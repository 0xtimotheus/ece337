==> flow/design.v <==
module controller(
    input logic clk,
    input logic n_rst,
    input logic dr,
    input logic lc,
    input logic overflow,
    output logic cnt_up,
    output logic clear,
    output logic modwait,
    output logic[2:0] op,
    output logic [3:0] src1,
    output logic [3:0] src2,
    output logic [3:0] dest,
    output logic err
);
typedef enum reg [3:0] { IDLE=0, EIDLE=1, LOADC=2, LOADD=3, M=4, A=5, DONE=6 } state;
state s;
state n;
logic [1:0] i;   
logic [1:0] ni; 
logic [1:0] d;   
logic [1:0] nd;
logic [1:0] j;  
logic [1:0] nj; 
always_ff @( posedge clk, negedge n_rst ) begin
    if(~n_rst) begin
        s <= IDLE;
        i <= 2'b0;
        d <= 2'b0;
        j <= 2'b0;
    end else begin 
        s <= n;
        i <= ni;
        d <= nd;
        j <= nj;
    end
end
always_comb begin
    cnt_up  = 1'b0;
    clear   = 1'b0;
    modwait = s != IDLE && s != EIDLE;
    op      = 2'b0;
    src1    = 4'b0;
    src2    = 4'b0;
    dest    = 4'b0;
    err     = 0;
    n       = s;
    ni      = i;
    nd      = d;
    nj      = j;
    case(s)
        IDLE: begin
            n      = dr ? LOADD : 
                        lc ? LOADC : 
                        IDLE;
        end
        EIDLE: begin
            n     = dr ? LOADD : 
                        lc ? LOADC : 
                        EIDLE;;
            err   = 1;
        end
        LOADC: begin
            n      = IDLE;
            nj     = j + 1;
            op     = 3'b011;
            dest   = j + 5;
            clear  = 1'b1;
        end
        LOADD: begin
            if(dr) begin
                n      = M;
                nd     = 0;
                ni     = i == 0 ? 2'b11 : i - 1;
                cnt_up = 1'b1;
                op     = 3'b010;
                dest   = (i % 4) + 1;
            end else begin
                n      = EIDLE; 
            end
        end
        M: begin
                n = overflow ? EIDLE : A;
                op     = 3'b110;
                src1   = ((i + 1 + d) % 4) + 1;
                src2   = d + 5;
                dest   = 4'hA;
        end
        A: begin
                n      = overflow ? EIDLE : &d ? DONE : M;
                nd     = d + 1;
                op     = (d % 2) == 1 ? 3'b101 :  3'b100;
                src1   = d == 0 ? 4'hF : 4'h9;
                src2   = 4'hA;
                dest   = 4'h9;
        end
        DONE: begin
                n      = overflow ? EIDLE : IDLE;
                nd     = 0;
                op     = 3'b001;
                src1   = 4'h9;
                dest   = 4'h0;
        end
    endcase
end
endmodule
# --- Reports on controller ---
# What the tools print for controller, step after step.
# Line numbers count from 1 in the design file above.
# Operators: Yosys type, input widths -> output width; for muxes data width and select width s.
# Cell names lack the library's common part.
design:
  top_module: "controller"
  clock: "clk"
  library: "sky130hd"
  pvt_corner: "tt_025C_1v80"

# --- Word-level counts ---
# Yosys after proc, flatten, opt, wreduce and memory -nomap, before mapping. Memory bits, and registers merged into a memory's read port (data or address), are not among the register bits. Print and check cells are not counted.
op_classes:
  n_addsub: 9
  eq_ne: 8
  mux: 25
  n_reduce_logical: 10
ops:
  columns: ["operator", "n"]
  rows:
  - ["$pmux 4 s7", 1]
  - ["$pmux 4 s4", 1]
  - ["$mux 2", 8]
  - ["$pmux 3 s5", 1]
  - ["$mux 3", 5]
  - ["$eq 4x3->1 const B", 3]
  - ["$pmux 4 s3", 1]
  - ["$add 2x3->4 const B", 2]
  - ["$eq 4x2->1 const B", 2]
  - ["$pmux 4 s2", 1]
  - ["$reduce_bool 7->1", 1]
  - ["$add 2x1->3 const B", 2]
  - ["$add 2x1->2 const B", 3]
  - ["$reduce_and 2->1", 3]
  - ["$pmux 2 s3", 1]
  - ["$mux 1", 6]
  - ["$logic_not 2->1", 2]
  - ["$eq 4x1->1 const B", 1]
  - ["$ne 4x1->1 const B", 1]
  - ["$logic_not 4->1", 1]
  - ["$reduce_bool 4->1", 1]
  - ["$reduce_bool 3->1", 1]
  - ["$sub 2x1->2 const B", 1]
  - ["$add 2x2->2", 1]
  - ["$ne 2x2->1 const B", 1]
  - ["$logic_and 1x1->1", 1]
bits:
  register_bits: 10
  in_bits: 5
  output_inout_bits: 19
  word_cells: 56

# --- Longest topological paths ---
# Longest topological path by Yosys (ltp), each cell counted once; first at word level (registers and memories cut), then after technology mapping (sequential cells cut; the memories' decode and read muxes count).
logic_depth:
  depth_word: 4
  ABC_AREA: 0
  depth_mapped: 7
  ltp_nobuf: 7

# --- Synthesis result ---
# Yosys stat after the flow's synthesis: flattened, memories mapped to cells. It holds for the ABC_AREA given above (unset counts as 0); a run with the other value may have another netlist.
# Totals and module areas in this step are rounded.
synth_totals:
  stdcells: 107
  mapped_area_um2: 838.3
  seqArea_um2: 225.2
  flip_flops: 9
  n_buf: 5
types:
  columns: ["cell", "n", "type_area_um2"]
  rows:
  - ["dfrtp_1", 9, 225.216]
  - ["ha_1", 9, 112.608]
  - ["nand2_1", 12, 45.043]
  - ["a21oi_1", 8, 40.038]
  - ["inv_1", 9, 33.782]
  - ["nor2_1", 9, 33.782]
  - ["o22ai_1", 5, 31.28]
  - ["o21ai_0", 5, 25.024]
  - ["buf_2", 4, 20.019]
  - ["nor3_1", 4, 20.019]
  - ["a2bb2oi_1", 2, 17.517]
  - ["xnor2_1", 2, 17.517]
  - ["o32ai_2", 1, 16.266]
  - ["a221oi_2", 1, 15.014]
  - ["a31oi_1", 2, 12.512]
  - ["and2_1", 2, 12.512]
  - ["nor2b_1", 2, 12.512]
  - ["mux2_1", 1, 11.261]
# Other cell types: 17; their cells: 20.

# --- Path before layout ---
# Source: OpenSTA report_checks on the synthesized netlist (no wires, ideal clock, input and output delay 20% of the period each), path of least setup slack; recovery checks are left aside. Register names are those of the netlist, which keeps one name where synthesis merged equal registers.
synth_path:
  path_kind: "register to output"
  startpoint: "reg s[1]"
  endpoint: "out src2[0]"
  period_ns: 2.3
  out_delay_ns: 0.460
  t_first_pin_ns: 0.000
  t_arrival_ns: 1.574
  required_time_ns: 1.840
  slack_ns: 0.266
  delay_ns: 1.574
  stages: 7
  n_path_buf: 2
  synth_period_reached_ns: 2.034
# "delay_ns" = arrival - input delay + setup time.
# A path that ends at an output port has no setup time.
# "stages" counts driving pins, that of a launching flip-flop among them; a cell with two outputs on the path counts twice.
# "synth_period_reached_ns" = period - worst setup slack (recovery checks aside). The figure is calculated, with input and output delays left at 20% of the set period.
# Between the ends stands the longest chain of elaborated cells between them, by number of cells; it is not shown to be the way that was timed. Of several equally long chains one is given.
# A line is the first line of the expression or statement that the cell stems from. Yosys adds cells for indexed reads and writes and turns some case tables into memories.
synth_between:
  path_cell_list: "dfrtp_1 -> buf_2 -> inv_2 -> ha_1 -> clkbuf_1 -> nand3_1 -> nor3_1"
  elab_chain_cells: 2
  cells_between: 3
  lines_between: 1
  classes_between: "2 x eq/ne; 1 x mux"
synth_rtl:
  columns: ["element", "line", "rtl"]
  rows:
  - ["start: declaration", 17, "state s;"]
  - ["start: assignment", 27, "s <= IDLE;"]
  - ["start: assignment", 32, "s <= n;"]
  - ["$eq 4x3->1", 51, "case(s)"]
  - ["$pmux 4 s2", 51, null]
  - ["end: declaration", 12, "output logic [3:0] src2,"]
# Nets of the timed path that keep an RTL name, with a line that drives or declares them; the list need not be complete.
synth_nets:
  columns: ["signal", "line"]
  rows:
  - ["op[2]", 51]

# --- Worst path after layout ---
# From the final timing report of record 1: the path of least setup slack in the routed layout; clock arrival at registers is part of the times.
layout_path:
  path_kind: "input to output"
  startpoint: "in dr"
  endpoint: "out dest[2]"
  period_ns: 3.61
  input_delay_ns: 0.72
  out_delay_ns: 0.72
  t_first_pin_ns: 0.72
  t_arrival_ns: 2.42
  required_time_ns: 2.89
  slack_ns: 0.47
  stages: 7
  n_path_buf: 2
# Between the ends stands the longest chain of elaborated cells between them, by number of cells; it is not shown to be the way that was timed. Of several equally long chains one is given.
layout_between:
  path_cell_list: "clkdlybuf4s50_1 -> nand2_1 -> or2_1 -> inv_2 -> a21oi_1 -> nor2b_1 -> clkdlybuf4s50_1"
  elab_chain_cells: 2
  cells_between: 2
  lines_between: 2
  classes_between: "2 x mux"
layout_rtl:
  columns: ["element", "line", "rtl"]
  rows:
  - ["start: declaration", 4, "input logic dr,"]
  - ["$mux 3", 71, "if(dr) begin"]
  - ["$pmux 4 s4", 51, "case(s)"]
  - ["end: declaration", 13, "output logic [3:0] dest,"]

Appendix: measured runs

Measured data: module controller, platform sky130hd, 2 stored runs of the flow under differing settings, order arbitrary. Input and output delays are each 20% of the period that was set; the output load is 0.01 pF.
"period_less_ws_ns" = clock period - worst setup slack. The figure is calculated, with input and output delays left at 20% of the set period.
"worst_path_time_ns" means the part of the period allowed to the worst setup path (the constraints hold back 20% at inputs and 20% at outputs) less its slack; where the path has registers, the arrival times of their clocks count too.
"power_uw" is the tool's figure for a default switching activity; nothing was simulated.
The measured numbers are rounded.

--- record 1 ---
==> flow/run.sh <==
#!/bin/bash
# the make line also repeats the synthesis and layout settings of config.mk as NAME=value (left out here)
make -C /OpenROAD-flow-scripts/flow DESIGN_CONFIG=/design/flow/config.mk WORK_HOME=/design/flow/orfs CLKGATE_MAP_FILE= finish
==> flow/config.mk <==
export PLATFORM = sky130hd
export DESIGN_NAME = controller
export DESIGN_NICKNAME = controller
export VERILOG_FILES = /design/flow/design.v
export SDC_FILE = /design/flow/constraint.sdc
export NUM_CORES = 4
export LEC_CHECK = 0
export CAP_MARGIN = 20
export CORE_MARGIN = 2
export CORE_UTILIZATION = 40
export SLEW_MARGIN = 20
==> flow/constraint.sdc <==
create_clock -name core_clock -period 3.61 [get_ports {clk}]
set_input_delay 0.7220 -clock core_clock [delete_from_list [all_inputs] [get_ports {clk}]]
set_output_delay 0.7220 -clock core_clock [all_outputs]
set_load 0.01 [all_outputs]

==> results, as YAML <==
results:
  power_uw: 1015
  period_less_ws_ns: 3.144
  setup_tns_ns: 0.000
  die_footprint_um2: 2478
  hold_ws_ns: 0.522
  synth_chip_area_um2: 838.3
  finalCellArea_um2: 1112
  final_setup_ws_ns: 0.466
  worst_path_time_ns: 1.70
  timing.worst_path_kind: "input to output"
  finish.utilization_frac: 0.567

--- record 2 ---
==> flow/run.sh <==
#!/bin/bash
# the make line also repeats the synthesis and layout settings of config.mk as NAME=value (left out here)
make -C /OpenROAD-flow-scripts/flow DESIGN_CONFIG=/design/flow/config.mk WORK_HOME=/design/flow/orfs CLKGATE_MAP_FILE= finish
==> flow/config.mk <==
export PLATFORM = sky130hd
export DESIGN_NAME = controller
export DESIGN_NICKNAME = controller
export VERILOG_FILES = /design/flow/design.v
export SDC_FILE = /design/flow/constraint.sdc
export NUM_CORES = 4
export LEC_CHECK = 0
export ABC_AREA = 1
export CAP_MARGIN = 20
export CELL_PAD_IN_SITES_GLOBAL_PLACEMENT = 2
export CORE_MARGIN = 2
export CORE_UTILIZATION = 61
export GPL_ROUTABILITY_DRIVEN = 1
export GPL_TIMING_DRIVEN = 0
export HOLD_SLACK_MARGIN = 0.24
export MAX_ROUTING_LAYER = met5
export MIN_ROUTING_LAYER = met2
export PLACE_DENSITY = 0.75
export SLEW_MARGIN = 20
export TNS_END_PERCENT = 10
==> flow/constraint.sdc <==
create_clock -name core_clock -period 1.42 [get_ports {clk}]
set_input_delay 0.2840 -clock core_clock [delete_from_list [all_inputs] [get_ports {clk}]]
set_output_delay 0.2840 -clock core_clock [all_outputs]
set_load 0.01 [all_outputs]

==> results, as YAML <==
outcome: "no results, placement failed with GPL-0301"
