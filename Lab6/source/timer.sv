==> flow/design.v <==
module flex_counter #(parameter NUM_CNT_BITS = 4) (
    input reg clk,
    input reg n_rst,
    input reg clear,
    input reg count_enable,
    input reg [NUM_CNT_BITS-1:0] rollover_val,
    output reg [NUM_CNT_BITS-1:0] count_out,
    output reg rollover_flag
);
logic nrollover_flag;
logic [NUM_CNT_BITS-1:0] ncount_out;
always_ff @ (posedge clk, negedge n_rst) begin
    if(~n_rst) begin
        count_out <= 'b0;
        rollover_flag<= 'b0;
    end else begin
        count_out <= ncount_out;
        rollover_flag <= nrollover_flag;
    end
end
always_comb begin
    if(count_enable) begin
        ncount_out = (rollover_flag ? 'b0 : count_out) + 1;
        nrollover_flag = ncount_out == rollover_val;
    end else begin
        ncount_out = count_out;
        nrollover_flag = rollover_flag;
    end
    if(clear) begin 
        ncount_out = 'b0;
        nrollover_flag = 'b0;
    end
end
endmodule
module timer (
    input logic clk, 
    input logic n_rst, 
    input logic enable_timer, 
    output logic shift_strobe, 
    output logic packet_done
);
    reg [6:0] val;
    flex_counter #(.NUM_CNT_BITS(7)) fc0 (
        .clk(clk),
        .n_rst(n_rst),
        .clear(1'b0),
        .count_enable(enable_timer),
        .rollover_val(7'h5A),
        .count_out(val),
        .rollover_flag(packet_done)
    );
    flex_counter #(.NUM_CNT_BITS(4)) fc1 (
        .clk(clk),
        .n_rst(n_rst),
        .clear(1'b0),
        .count_enable(enable_timer),
        .rollover_val(4'hA),
        .rollover_flag(shift_strobe)
    );
endmodule
## From RTL to reports: timer

Tool output for the design above, in the order of the flow.
Lines are those of the file above, counted from 1.
Library cell names are shortened.
A cell with n/a has no value.

| set-up | value |
|---|---|
| design top | timer |
| clock port | clk |
| standard-cell library | sky130hd |
| library corner | tt_025C_1v80 |

## Elaborated design

Counts by Yosys on the flattened word-level netlist (proc, flatten, opt, wreduce; memories kept). Register bits leave out memories and registers merged into their read ports (data or address); mux counts leave out enables and synchronous resets folded into registers. Print and check cells are left out. Cells with the same type and inputs are merged into one.

| word-level totals | value |
|---|---|
| output and inout bits | 2 |
| flip-flop bits (word level) | 13 |
| elaborated cells | 10 |

| operators by class | value |
|---|---|
| $add $sub $neg | 2 |
| mux-type cells | 2 |
| equality and inequality tests | 2 |

Operators by type and width:

| cell | number |
|---|---|
| adder 7 x 1 -> 7 bit (second input constant) | 1 |
| equality test 7 bit (second input constant) | 1 |
| 2-to-1 mux 7 bit | 1 |
| adder 4 x 1 -> 4 bit (second input constant) | 1 |
| equality test 4 bit (second input constant) | 1 |
| 2-to-1 mux 4 bit | 1 |

## Depth

Longest topological path by Yosys (ltp), each cell counted once; first at word level (registers and memories cut), then after technology mapping (sequential cells cut; the memories' decode and read muxes count).

| logic depth | value |
|---|---|
| word-level depth | 3 |
| ABC_AREA | 0 |
| depth in mapped cells | 8 |
| gate-level depth less buffers | 7 |

## Mapped cells and area

Yosys stat after the flow's synthesis: flattened, memories mapped to cells. It holds for the ABC_AREA given above (unset counts as 0); a run with the other value may have another netlist.
The area totals of this step are shown rounded.

Cell types:

| cell type | number |
|---|---|
| dfrtp_1 | 13 |
| mux2i_1 | 5 |
| ha_1 | 3 |
| inv_1 | 10 |
| o22ai_1 | 6 |
| mux2_2 | 2 |
| nor3b_1 | 3 |
| nand4_4 | 1 |
| nor4_4 | 1 |
| a21oi_1 | 4 |
| nor2_1 | 5 |
| bufinv_8 | 1 |
| nor3_4 | 1 |
| nand2_1 | 4 |
| o21ai_0 | 3 |
| nor2b_1 | 2 |
| o22ai_2 | 1 |
| buf_6 | 1 |

Other cell types: 11; their cells: 13.

| mapped netlist | value |
|---|---|
| cell area after synthesis | 800 um^2 |
| mapped cells | 79 |
| flip-flops | 13 |

The figures by module come from a second, unflattened synthesis with its own total; it is not the netlist above.

| second synthesis, totals | value |
|---|---|
| cells (unflattened synthesis) | 108 |
| area (unflattened synthesis) | 977 um^2 |

Rows give one instance, submodules left out.

By module:

| module | times used | cells | sequential area (um^2) | area (um^2) |
|---|---|---|---|---|
| flex_counter #(NUM_CNT_BITS=7) | 1 | 66 | 200 | 589 |
| flex_counter #(NUM_CNT_BITS=4) | 1 | 40 | 125 | 380 |
| timer | 1 | 2 | 0.0 | 7.5 |

## Timing after synthesis

OpenSTA on the mapped netlist: ideal clock, no wires. The path of least setup slack (recovery checks aside). Input and output delay are each 20% of the period. Register names are those of the netlist, which keeps one name where synthesis merged equal registers.

| timing post-synthesis | value |
|---|---|
| path type | register -> register |
| start | register fc0.rollover_flag |
| end | register fc0.rollover_flag |
| delay of the path | 1.331 ns |
| stages | 9 |
| time at the first pin | 0.000 ns |
| clock period | 2.0 ns |
| data arrival time | 1.251 ns |
| data required time | 1.920 ns |
| buffers on the path | 1 |
| slack | 0.669 ns |
| synthesis period reached | 1.331 ns |

"delay of the path" is the arrival time less input delay plus setup time.
"stages": output pins that drive a net of the path, with the launching flip-flop's if there is one; two outputs of one cell count as two.
"synthesis period reached" = period - worst setup slack (recovery checks aside). The figure is calculated, with input and output delays left at 20% of the set period.
The rows between start and end are the longest chain of elaborated cells between them; the timing report does not say that the signal goes this way. Where chains are equally long, one stands for them.
A line is the first line of the expression or statement that the cell stems from. Yosys adds cells for indexed reads and writes and turns some case tables into memories.

| between the ends, post-synthesis | value |
|---|---|
| cells stage by stage | dfrtp_1 -> buf_2 -> inv_1 -> nand2_1 -> ha_1 -> nand2_1 -> nor3_1 -> o21ai_1 -> o22ai_2 |
| length of the longest elaborated chain | 3 |
| elaborated cells between the ends (all ways) | 3 |
| those cells by class | add/sub: 1; eq/ne: 1; mux: 1 |

Ends and longest elaborated chain, post-synthesis:

| element | line | source |
|---|---|---|
| from (decl) | 8 | `output reg rollover_flag` |
| from (assign) | 15 | `rollover_flag<= 'b0;` |
| from (assign) | 18 | `rollover_flag <= nrollover_flag;` |
| 2-to-1 mux 7 bit | 23 | `ncount_out = (rollover_flag ? 'b0 : count_out) + 1;` |
| adder 7 x 1 -> 7 bit | 23 |  |
| equality test 7 bit | 24 | `nrollover_flag = ncount_out == rollover_val;` |
| to (assign) | 15 |  |
| to (assign) | 18 |  |
| to (decl) | 8 |  |

## Path in the finished layout

Path of least setup slack in the final report of flow run A (OpenROAD, finished layout, wires in). Where an end is a register, its clock arrival counts in the times.

| timing after layout | value |
|---|---|
| path type | register -> output |
| start | register fc0.rollover_flag |
| end | output packet_done |
| stages | 2 |
| output delay | 0.50 ns |
| data required time | 2.00 ns |
| slack | 0.49 ns |
| clock period | 2.5 ns |
| time at the first pin | 0.24 ns |
| data arrival time | 1.51 ns |
| buffers on the path | 1 |

| between the ends, after layout | value |
|---|---|
| cells stage by stage | dfrtp_1 -> clkdlybuf4s50_1 |
| length of the longest elaborated chain | 0 |
| elaborated cells between the ends (all ways) | 0 |

Ends and longest elaborated chain, after layout:

| element | line | source |
|---|---|---|
| from (decl) | 8 | `output reg rollover_flag` |
| from (assign) | 15 | `rollover_flag<= 'b0;` |
| from (assign) | 18 | `rollover_flag <= nrollover_flag;` |
| to (decl) | 40 | `output logic packet_done` |

--- measured runs ---
2 stored runs of timer in the flow (synthesis by Yosys, layout by OpenROAD, sky130hd cells), in arbitrary order. Constraints: input delay and output delay 20% of the set period each, output load 0.01 pF.
By "achieved period" is meant the clock period of the run minus its worst setup slack. This is arithmetic on one report: input and output delays are still those of the set period (20% each).
"worst path time": the worst setup path's part of the clock period (all of it between registers, 20% less for each end at a port) less its slack. A launch clock that arrives late makes it longer, a capture clock that arrives late makes it shorter.
By "total power after layout" is meant OpenSTA's value without simulated activity: inputs other than the clock are taken to toggle once in ten clock periods, and the tool carries that through the logic.
Values from the reports are rounded here.
Settings: n/a = not set for that run.

| stored run | period_ns | CORE_UTILIZATION | SETUP_SLACK_MARGIN | PLACE_DENSITY_LB_ADDON | CORE_ASPECT_RATIO | CELL_PAD_IN_SITES_DETAIL_PLACEMENT | TNS_END_PERCENT | ABC_AREA | GPL_TIMING_DRIVEN | GPL_ROUTABILITY_DRIVEN | SLEW_MARGIN | CAP_MARGIN | CORE_MARGIN | worst path time (ns) | worst setup path type | total power after layout (mW) | sum of negative setup slack (ns) | smallest setup slack (ns) | total die area (um^2) | achieved period (ns) | Yosys chip area after synthesis (um^2) | standard-cell area of the final layout (um^2) | final design utilization (%) |
|---|---|---|---|---|---|---|---|---|---|---|---|---|---|---|---|---|---|---|---|---|---|---|---|
| flow run A | 2.5 | 26 | 0.23 | 0.1 | 0.76 | 1 | 75 | 0 | 1 | 0 | 0 | 20 | 2 | 1.51 | register -> output | 1.03 | 0.000 | 0.492 | 3540 | 2.008 | 800 | 916 | 31.4 |
| flow run B | 0.958 | 40 | n/a | n/a | n/a | n/a | n/a | n/a | n/a | n/a | 20 | 20 | 2 | 1.29 | register -> register | 3.60 | -2.99 | -0.328 | 2370 | 1.286 | 800 | 1370 | 71.2 |
--- end ---
